==> flow/design.v <==
module RAMSlave(dat_i, dat_o, ack_o, adr_i, cyc_i,
    err_o, rty_o, sel_i, stb_i, we_i, stall_o,
    sram_adr, sram_dat, sram_ce, sram_oe,
    sram_we, sram_be, clk_bus, rst_bus);
input wire clk_bus;
input wire rst_bus;
input wire [31:0] dat_i;
output wire [31:0] dat_o;
output reg ack_o;
input wire [31:0] adr_i;
input wire cyc_i;
output wire err_o;
output wire rty_o;
input wire [3:0] sel_i;
input wire stb_i;
input wire we_i;
output wire stall_o;
output wire [19:0] sram_adr;
inout wire [31:0] sram_dat;
output wire sram_ce;
output wire sram_oe;
output wire sram_we;
output wire [3:0] sram_be;
reg [31:0] stored_dat;
reg [19:0] target_adr;
reg [3:0] bit_sel;
localparam STATE_IDLE = 3'b000,
    STATE_READ = 3'b001,
    STATE_WRITE = 3'b010;
reg [2:0] state;
initial begin
    state <= STATE_IDLE;
end
always@(posedge clk_bus) begin
    if (cyc_i && stb_i) begin
        ack_o <= 1'b1;
        target_adr <= adr_i[21:2];
        bit_sel <= sel_i;
        if(we_i) begin
            stored_dat <= dat_i;
            state <= STATE_WRITE;
        end
        else
            state <= STATE_READ;
    end
    else begin
        case(state)
            STATE_WRITE: begin
                ack_o <= 1'b0;
                state <= STATE_IDLE;
            end
            STATE_READ: begin
                ack_o <= 1'b0;
                state <= STATE_IDLE;
            end
        endcase
    end
end
    assign sram_we = state != STATE_WRITE;
    assign sram_ce = state == STATE_IDLE;
    assign sram_dat = state == STATE_WRITE ? stored_dat : {32{1'bZ}};
    assign sram_oe = 1'b0;
    assign dat_o = sram_dat;
    assign err_o = 1'b0;
    assign rty_o = 1'b0;
    assign sram_adr = target_adr;
    assign sram_be = ~bit_sel;
    assign stall_o = 1'b0;
endmodule
==> From RTL to reports: RAMSlave <==
What the tools print for RAMSlave, step after step.
Line numbers count from 1 in the design file above.
Library cell names are shortened.
{ "inputs": {"top": "RAMSlave", "clk_port": "clk_bus", "lib": "sky130hd", "corner": "tt_025C_1v80"} }

==> Elaborated design <==
Counts by Yosys on the flattened word-level netlist (proc, flatten, opt, wreduce; memories kept). Register bits leave out memories and registers merged into their read ports (data or address). Print and check cells are left out. Cells with the same type and inputs are merged into one.
{ "word_totals": {"regBits": 60, "input_bits": 73, "out_inout_bits": 95, "word_cells": 18} }
{ "op_classes": {"n_eq": 3, "mux": 4, "logic": 1, "reduce_and_logical": 5} }
{ "op_table": {"columns": ["cell", "count"], "rows": [
  ["2-to-1 mux 32 bit", 1],
  ["2-to-1 mux 3 bit", 2],
  ["inverter 4 bit", 1],
  ["equality test 3 x 1 -> 1 bit with constant B", 1],
  ["equality test 3 x 2 -> 1 bit with constant B", 1],
  ["inequality test 3 x 2 -> 1 bit with constant B", 1],
  ["logical NOT 3 bit", 1],
  ["AND reduction 2 bit", 1],
  ["nonzero test 2 bit", 1],
  ["OR reduction 2 bit", 1],
  ["2-to-1 mux 2 bit", 1],
  ["logical AND 1 bit", 1]
]} }

==> Longest topological paths <==
Longest topological path by Yosys (ltp), each cell counted once; first at word level (registers and memories cut), then after technology mapping (sequential cells cut; the memories' decode and read muxes count).
{ "depth": {"word_depth": 4, "abc_area": 1, "mapped_depth": 5, "ltp_nobuf": 5} }

==> Mapped cells and area <==
Source: synth_stat.txt of the flow (Yosys; design flattened, memories mapped). It holds for the ABC_AREA given above (unset counts as 0); a run with the other value may have another netlist.
{ "by_type": {"columns": ["type", "count", "type_area_um2"], "rows": [
  ["edfxtp_1", 58, 1741.67],
  ["buf_4", 36, 270.259],
  ["inv_1", 10, 37.536],
  ["ha_1", 2, 25.024],
  ["dfxtp_1", 1, 20.019],
  ["nand2_1", 3, 11.261],
  ["nor2_1", 3, 11.261],
  ["nand2_2", 1, 6.256],
  ["conb_1", 1, 3.754]
]} }
{ "synth_totals": {"cell_count": 115, "mapped_area_um2": 2127.0, "sequential_area_um2": 1761.7, "ff_cells": 59} }

==> Worst setup path after synthesis <==
Source: OpenSTA report_checks on the synthesized netlist (no wires, ideal clock, input and output delay 20% of the period each), path of least setup slack; recovery checks are left aside. Register names are those of the netlist, which keeps one name where synthesis merged equal registers.
{ "synth_path": {"kind": "input port to flip-flop", "start": "in cyc_i", "end": "reg (no name shown)", "clock_period_ns": 1.6, "input_delay_ns": 0.320, "launch_ns": 0.320, "arrival_time_ns": 1.757, "setup_slack_ns": -0.578, "delay_ns": 1.858, "stages": 2, "period_less_setup_slack_ns": 2.178} }
"delay_ns" = arrival - input delay + setup time.
"stages": output pins that drive a net of the path, with the launching flip-flop's if there is one; two outputs of one cell count as two.
"period_less_setup_slack_ns" is the clock period less the worst setup slack; recovery checks do not enter. This is arithmetic on one report: input and output delays are still those of the set period (20% each).
{ "synth_via": {"cell_sequence": "nand2_2 nor2_1"} }
{ "synth_rtl": {"columns": ["element", "line", "rtl"], "rows": [
  ["start, declared", 11, "input wire cyc_i;"]
]} }
Chain of elaborated cells between the ends: none given.

Design RAMSlave on sky130hd. What follows are 2 stored runs of the flow, each under its own settings; their order means nothing. The constraints put input and output delay at 20% of the set period each and load the outputs with 0.01 pF.

==> run 1: settings <==
{ "period_ns": 1.29, "CORE_UTILIZATION": 58, "SETUP_SLACK_MARGIN": -0.04, "PLACE_DENSITY_LB_ADDON": 0.26, "CORE_ASPECT_RATIO": 0.62, "ABC_AREA": 1, "GPL_TIMING_DRIVEN": 1, "CTS_CLUSTER_DIAMETER": 382, "SLEW_MARGIN": 25, "MIN_ROUTING_LAYER": "met1", "MAX_ROUTING_LAYER": "met5", "CAP_MARGIN": 20, "CORE_MARGIN": 2 }
==> run 1: results <==
no final report: placement broke off with a tool error

==> run 2: settings <==
{ "period_ns": 1.92, "CORE_UTILIZATION": 71, "CAP_MARGIN": 20, "CORE_MARGIN": 2, "SLEW_MARGIN": 20 }
==> run 2: results <==
no final report: placement broke off with GPL-0301
